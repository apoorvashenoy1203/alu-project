==> flow/design.v <==
module alu #(parameter N = 8)
(
    input  [N-1:0] OPA, OPB,
    input CIN, CLK, RST, CE, MODE,
    input [3:0] CMD,
    input [1:0] INP_VALID,
    output reg COUT = 1'b0,
    output reg OFLOW = 1'b0,
    output reg G = 1'b0,
    output reg L = 1'b0,
    output reg E = 1'b0,
    output reg ERR = 1'b0,
    output reg overflow = 1'b0,
    output reg [2*N:0]RES= 1'b0);
    reg [N-1:0] OPA_temp, OPB_temp;
    reg [3:0] CMD_temp;
    reg [1:0] INP_VALID_temp;
    reg MODE_temp, CIN_temp;
    reg [1:0] mul_counter = 0;
    reg mult_in_progress = 0;
    reg [2*N:0]mul_result;
    reg signed [N-1:0] sa, sb;
    reg signed [N:0] sr;
always @(posedge CLK or posedge RST) begin
    if (RST) begin
        OPA_temp <= 0; OPB_temp <= 0; CMD_temp <= 0;
        INP_VALID_temp <= 0; MODE_temp <= 0; CIN_temp <= 0;
mul_counter <= 0;
        mult_in_progress <= 0;
end else if (CE) begin
        OPA_temp <= OPA;
        OPB_temp <= OPB;
        CMD_temp <= CMD;
        INP_VALID_temp <= INP_VALID;
        MODE_temp <= MODE;
        CIN_temp <= CIN;
    end
end
always @(posedge CLK or posedge RST) begin
    if (RST) begin
        RES = 0;
        COUT = 0;
        OFLOW = 0;
        G = 0; L = 0; E = 0; ERR = 0;
        overflow = 0;
        mul_counter = 0;
        mult_in_progress = 0;
    end else if (CE) begin
        COUT = 0;
        OFLOW = 0;
        G = 0; L = 0; E = 0; ERR = 0;
        overflow = 0;  
if (mult_in_progress) begin
            mul_counter = mul_counter + 1;
            if (mul_counter == 1) begin   
                RES = mul_result;
                mult_in_progress = 0;
                mul_counter = 0;
            end
 end else if (MODE_temp) begin   
            if (INP_VALID_temp == 2'b11) begin
                case (CMD_temp)
                    4'b0000: begin  
                        RES[N:0] = OPA_temp + OPB_temp;
                        COUT = RES[N];
                    end
                        4'b0001: begin  
                        RES = OPA_temp - OPB_temp;
                        OFLOW = (OPA_temp < OPB_temp);
                    end
                    4'b0010: begin  
                        {COUT, RES} = OPA_temp + OPB_temp + CIN_temp;
                    end
                    4'b0011: begin  
                        RES = OPA_temp - OPB_temp - CIN_temp;
                        OFLOW = (OPA_temp < (OPB_temp + CIN_temp));
                    end
                   4'b1000: begin  
                        RES = {N+1{1'b0}};
                        if (OPA_temp == OPB_temp) begin E = 1; end
                        else if (OPA_temp > OPB_temp) begin G = 1; end
                        else L = 1;
                    end
                    4'b1001: begin  
                        mul_result = (OPA_temp + 1) * (OPB_temp + 1);
                        mult_in_progress = 1;
                        mul_counter = 0;
                    end
                    4'b1010: begin  
                        mul_result = (OPA_temp << 1) * OPB_temp;
                        mult_in_progress = 1;
                        mul_counter = 0;
                    end
                    4'b1011: begin  
                        sa = OPA_temp; sb = OPB_temp; sr = sa + sb;
                        RES = sr;
                        overflow = (sa[N-1] == sb[N-1]) && (sr[N-1] != sa[N-1]);
                        if (sa == sb) E = 1;
                        else if (sa > sb) G = 1;
                        else L = 1;
                    end
                    4'b1100: begin  
                        sa = OPA_temp; sb = OPB_temp; sr = sa - sb;
                        RES = sr;
                        overflow = (sa[N-1] != sb[N-1]) && (sr[N-1] != sa[N-1]);
                        if (sa == sb) E = 1;
                        else if (sa > sb) G = 1;
                        else L = 1;
                    end
                    default: begin
                        RES = 0; ERR = 1;
                    end
                endcase
 end else if (INP_VALID_temp == 2'b01) begin
                case (CMD_temp)
                    4'b0110:  
                    begin
                    if(OPB_temp == {N{1'b1}})begin
                    RES = 0;
                    COUT =0;
                    ERR =1;
                    end else begin
                   RES = OPB_temp + 1;
                    COUT = 0;
                    ERR = 0;
                    end
                    end
                    4'b0111:   
                    begin
                    if(OPB_temp == 0)begin
                    RES = {N{1'b1}};
                    OFLOW = 1;
                    ERR =0;
                    end else begin
                   RES = OPB_temp - 1;
                    OFLOW = 0;
                    ERR = 0;
                    end
                    end
                    default: begin RES = 0; ERR = 1; end
                endcase
            end else if (INP_VALID_temp == 2'b10) begin
                case (CMD_temp)
                    4'b0100:   begin   
                    if(OPA_temp == {N{1'b1}})begin
                    RES = 0;
                    COUT =0;
                    ERR =1;
                    end else begin
                   RES = OPA_temp + 1;
                    COUT = 0;
                    ERR = 0;
                    end
                    end
                    4'b0101:    begin     
                    if(OPA_temp == 0)begin
                    RES = {N{1'b1}};
                    OFLOW = 1;
                    ERR =1;
                    end else begin
                   RES = OPA_temp - 1;
                    OFLOW = 0;
                    ERR = 0;
                    end
                    end
                    default: begin RES = 0; ERR = 1; end
                endcase
            end
        end else begin   
            if (INP_VALID_temp == 2'b11) begin
                case (CMD_temp)
                    4'b0000: RES = (OPA_temp & OPB_temp);  
                    4'b0001: RES = {1'b0,~(OPA_temp & OPB_temp)}; 
                    4'b0010: RES = OPA_temp | OPB_temp; 
                    4'b0011: RES ={1'b0,~(OPA_temp | OPB_temp)}; 
                    4'b0100: RES = OPA_temp ^ OPB_temp;  
                    4'b0101: RES = {1'b0,~(OPA_temp ^ OPB_temp)}; 
                    4'b1100: begin   
                        if (OPB_temp >= N) begin RES = 0; ERR = 1; end
                        else begin
                        RES = {1'b0, ((OPA_temp << OPB_temp) | (OPA_temp >> (N - OPB_temp))) & ((1 << N) - 1)};
                        ERR =0;
                        end
                    end
                    4'b1101: begin   
                        if (OPB_temp >= N) begin RES = 0; ERR = 1; end
                        else begin
                        RES = {1'b0, ((OPA_temp >> OPB_temp) | (OPA_temp << (N - OPB_temp))) & ((1 << N) - 1)};
                        ERR = 0;
                        end
                    end
                    default: begin RES = 0; ERR = 1; end
                endcase
            end else if (INP_VALID_temp == 2'b01) begin
                case (CMD_temp)
                    4'b0111: RES ={1'b0, ~(OPB_temp)}; 
                    4'b1010: RES = OPB_temp >> 1; 
                    4'b1011: RES = OPB_temp << 1; 
                    default: begin RES = 0; ERR = 1; end
                endcase
            end else if (INP_VALID_temp == 2'b10) begin
                case (CMD_temp)
                    4'b0110: RES ={1'b0, ~(OPA_temp)}; 
                    4'b1000: RES = OPA_temp >> 1;
                    4'b1001: RES = OPA_temp << 1;
                    default: begin RES = 0; ERR = 1; end
                endcase
            end
        end
    end
end
endmodule
Tool chain data of alu
What the tools print for alu, step after step.
Line numbers count from 1 in the design file above.
Operators: Yosys type, input widths -> output width; for muxes data width and select width s.
Library cell names are shortened.
{ "setup": {"top_module": "alu", "clock": "CLK", "lib": "sky130hd", "pvt_corner": "tt_025C_1v80"} }

Word-level counts
Yosys after proc, flatten, opt, wreduce and memory -nomap, before mapping. Memory bits, and registers merged into a memory's read port (data or address), are not among the register bits. Print and check cells are not counted.
{ "bits": {"reg_bits": 48, "latchBits": 0, "ramBits": 0, "romBits": 0, "clocked_rd_ports_x_width": 0, "mem_count": 0, "inputBits": 27, "out_inout_bits": 24, "elab_cells": 162} }
{ "op_classes": {"addsub": 13, "mul": 0, "div_mod_pow": 0, "cmp": 5, "n_eq": 26, "shift": 4, "muxes": 70, "n_logic": 13, "n_reduce_logical": 16} }
{ "ops": {"columns": ["operator", "n"], "rows": [
  ["$mux 17", 9],
  ["$pmux 17 s2", 2],
  ["$pmux 8 s8", 1],
  ["$pmux 9 s7", 1],
  ["$pmux 9 s3", 2],
  ["$pmux 8 s6", 1],
  ["$mux 1", 41],
  ["$not 8->8", 5],
  ["$shl 8x32->8", 1],
  ["$shr 8x32->8", 1],
  ["$or 8x8->8", 4],
  ["$add 8x8->9", 3],
  ["$eq 4x4->1 const B", 6],
  ["$add 8x1->9 const B", 2],
  ["$sub 8x1->9 const B", 2],
  ["$sub 8x8->9", 2],
  ["$mux 9", 2],
  ["$pmux 1 s2", 9],
  ["$sub 17x1->17", 1],
  ["$eq 4x3->1 const B", 4],
  ["$gt 8x8->1", 2],
  ["$lt 8x8->1", 2],
  ["$eq 8x8->1", 2],
  ["$eq 8x8->1 const B", 2],
  ["$and 8x8->8", 2],
  ["$xor 8x8->8", 2],
  ["$logic_not 8->1", 2],
  ["$mux 8", 2]
]} }
Not listed: further kinds 21, cells in them 32.

Longest topological paths
Depth = most cells in a row (Yosys ltp): at word level without a register or memory, in the mapped netlist without a sequential cell, where the memories' decode and read muxes count.
{ "depth": {"word_depth": 7, "abc_area": 1, "mapped_depth": 21, "depth_no_buf": 20} }

After synthesis
The flow's flattened synthesis, as Yosys stat reports it; memories are mapped. The netlist is that of the ABC_AREA named above (0 if unset); the other value can give another one.
{ "by_type": {"columns": ["cell_type", "n", "area_total_um2"], "rows": [
  ["dfrtp_1", 48, 1.2E+03],
  ["nand2_1", 263, 987.197],
  ["o21ai_0", 116, 580.557],
  ["ha_1", 44, 550.528],
  ["nand3_1", 96, 480.461],
  ["a21oi_1", 68, 340.326],
  ["inv_1", 90, 337.824],
  ["nor2_1", 82, 307.795],
  ["o211ai_1", 20, 150.144],
  ["xor2_1", 16, 140.134],
  ["o22ai_1", 21, 131.376],
  ["nand4_1", 17, 106.352],
  ["clkbuf_1", 27, 101.347],
  ["nor2_4", 8, 90.086],
  ["buf_2", 16, 80.077],
  ["fa_1", 4, 80.077],
  ["nor3_1", 13, 65.062],
  ["a2111oi_0", 7, 61.309]
]} }
Other cell types: 32; their cells: 98.
{ "synth_totals": {"mapped_cells": 1054, "yosys_area_um2": 6436.2, "sequential_area_um2": 1201.2, "ff_cells": 48, "n_buf": 48} }

Path before layout
Path of least setup slack by OpenSTA after synthesis, without wires, with an ideal clock, recovery checks aside; 20% of the period is set as input and as output delay. Where synthesis merged equal registers, the netlist keeps one of their names.
{ "synth_path": {"path_kind": "reg2reg", "startpoint": "register OPB_temp[1]", "endpoint": "register RES[8]", "period_ns": 4.67, "setup_ns": 0.126, "launch_ns": 0.000, "arrival_ns": 2.772, "t_required_ns": 4.544, "setup_slack_ns": 1.772, "delay_ns": 2.898, "stages": 16, "n_path_buf": 1, "synth_period_reached_ns": 2.898} }
"delay_ns" is the arrival time less input delay plus setup time.
"stages": output pins that drive a net of the path, with the launching flip-flop's if there is one; two outputs of one cell count as two.
"synth_period_reached_ns" is the clock period less the worst setup slack; recovery checks do not enter. This is arithmetic on one report: input and output delays are still those of the set period (20% each).
Between the ends stands the longest chain of elaborated cells between them, by number of cells; it is not shown to be the way that was timed. Of several equally long chains one is given.
Each line given opens the expression or statement behind the cell; cells for indexed reads and writes are added by Yosys, which also makes memories of some case tables.
At most two assigning lines are given for a register; there are more.
{ "synth_via": {"cell_sequence": "dfrtp_1 > inv_1 > clkbuf_1 > ha_1 > nor2_2 > nand2_1 > nand3_2 > xor2_2 > nand2_1 > nor2_1 > nand4_1 > ha_1 > nand2_1 > o211ai_1 > o21ai_0 > a21oi_1", "elab_chain_cells": 6, "cone_cells": 18, "cone_classes": "add/sub: 9; eq/ne: 1; mux: 7; reduce/logical: 1"} }
{ "synth_rtl": {"columns": ["element", "line", "source"], "rows": [
  ["start: declaration", 15, "reg [N-1:0] OPA_temp, OPB_temp;"],
  ["start: assignment", 26, "OPA_temp <= 0; OPB_temp <= 0; CMD_temp <= 0;"],
  ["start: assignment", 32, "OPB_temp <= OPB;"],
  ["$sub 8x1->9", 135, "RES = OPB_temp - 1;"],
  ["$mux 17", 130, "if(OPB_temp == 0)begin"],
  ["$pmux 17 s2", 115, "case (CMD_temp)"],
  ["$mux 17", 114, "end else if (INP_VALID_temp == 2'b01) begin"],
  ["$mux 17", 61, "if (INP_VALID_temp == 2'b11) begin"],
  ["$mux 17", 60, "end else if (MODE_temp) begin"],
  ["end: assignment", 56, "RES = mul_result;"],
  ["end: assignment", 64, "RES[N:0] = OPA_temp + OPB_temp;"],
  ["end: declaration", 14, "output reg [2*N:0]RES= 1'b0);"]
]} }

Worst path after layout
Path of least setup slack in the final report of record 1 (OpenROAD, finished layout, wires in). Where an end is a register, its clock arrival counts in the times.
{ "layout_path": {"path_kind": "reg2reg", "startpoint": "register CIN_temp", "endpoint": "register RES[1]", "period_ns": 3.13, "setup_ns": 0.11, "launch_ns": 0.32, "arrival_ns": 3.22, "t_required_ns": 3.33, "setup_slack_ns": 0.11, "stages": 11, "n_path_buf": 0} }
Between the ends stands the longest chain of elaborated cells between them, by number of cells; it is not shown to be the way that was timed. Of several equally long chains one is given.
At most two assigning lines are given for a register; there are more.
{ "layout_via": {"cell_sequence": "dfrtp_1 > inv_1 > fa_1 > fa_1 > o22ai_1 > a211oi_1 > o21ai_0 > nand2_1 > nand2_1 > a21oi_1 > nor2_1", "elab_chain_cells": 4, "cone_cells": 5, "lines_between": 5, "cone_classes": "add/sub: 2; mux: 3"} }
{ "layout_rtl": {"columns": ["element", "line", "source"], "rows": [
  ["start: declaration", 18, "reg MODE_temp, CIN_temp;"],
  ["start: assignment", 27, "INP_VALID_temp <= 0; MODE_temp <= 0; CIN_temp <= 0;"],
  ["start: assignment", 36, "CIN_temp <= CIN;"],
  ["$sub 17x1->17", 75, "RES = OPA_temp - OPB_temp - CIN_temp;"],
  ["$pmux 9 s7", 62, "case (CMD_temp)"],
  ["$mux 17", 61, "if (INP_VALID_temp == 2'b11) begin"],
  ["$mux 17", 60, "end else if (MODE_temp) begin"],
  ["end: assignment", 56, "RES = mul_result;"],
  ["end: assignment", 64, "RES[N:0] = OPA_temp + OPB_temp;"],
  ["end: declaration", 14, "output reg [2*N:0]RES= 1'b0);"]
]} }

Add stored flow runs of alu

Flow measurements of alu on sky130hd: 2 stored runs with different settings, listed in no order. Input and output delays are each 20% of the period that was set; the output load is 0.01 pF.
"achievedPeriod_ns" is the run's clock period less its worst setup slack. It is reckoned from that one timing run; input and output delays stay at 20% of the period that was set.
"worst_path_ns" = time allowed to the worst setup path (clock period - input delay - output delay, where it has them) - its slack; a late launch clock adds to it, a late capture clock takes from it.
[
  {
    "run": "record 1",
    "settings": { "period_ns": 3.13, "CORE_UTILIZATION": 16, "SETUP_SLACK_MARGIN": -0.19, "PLACE_DENSITY": 0.4, "CORE_MARGIN": 10, "ABC_AREA": 1, "GPL_ROUTABILITY_DRIVEN": 1, "CAP_MARGIN": 40, "SLEW_MARGIN": 40, "MIN_ROUTING_LAYER": "met2" },
    "results": { "post_synth_area_um2": 6436.2, "dieArea_um2": 48648.9, "timing.setup.ws_ns": 0.111, "final_cell_area_um2": 8025.2, "achievedPeriod_ns": 3.019, "timing.setup.tns_ns": 0.000, "worst_path_ns": 3.02, "worst_path_kind": "reg2reg", "layout_utilization_pct": 20.2 }
  },
  {
    "run": "record 2",
    "settings": { "period_ns": 6.68, "CORE_UTILIZATION": 20, "PLACE_DENSITY_LB_ADDON": 0.17, "CORE_MARGIN": 5, "TNS_END_PERCENT": 5, "CTS_CLUSTER_DIAMETER": 243, "CAP_MARGIN": 30, "SLEW_MARGIN": 40, "MIN_ROUTING_LAYER": "met1", "MAX_ROUTING_LAYER": "met5" },
    "results": { "post_synth_area_um2": 6706.4, "dieArea_um2": 37293.4, "timing.setup.ws_ns": 2.542, "final_cell_area_um2": 7796.2, "achievedPeriod_ns": 4.138, "timing.setup.tns_ns": 0.000, "worst_path_ns": 4.14, "worst_path_kind": "reg2reg", "layout_utilization_pct": 23.4 }
  }
]
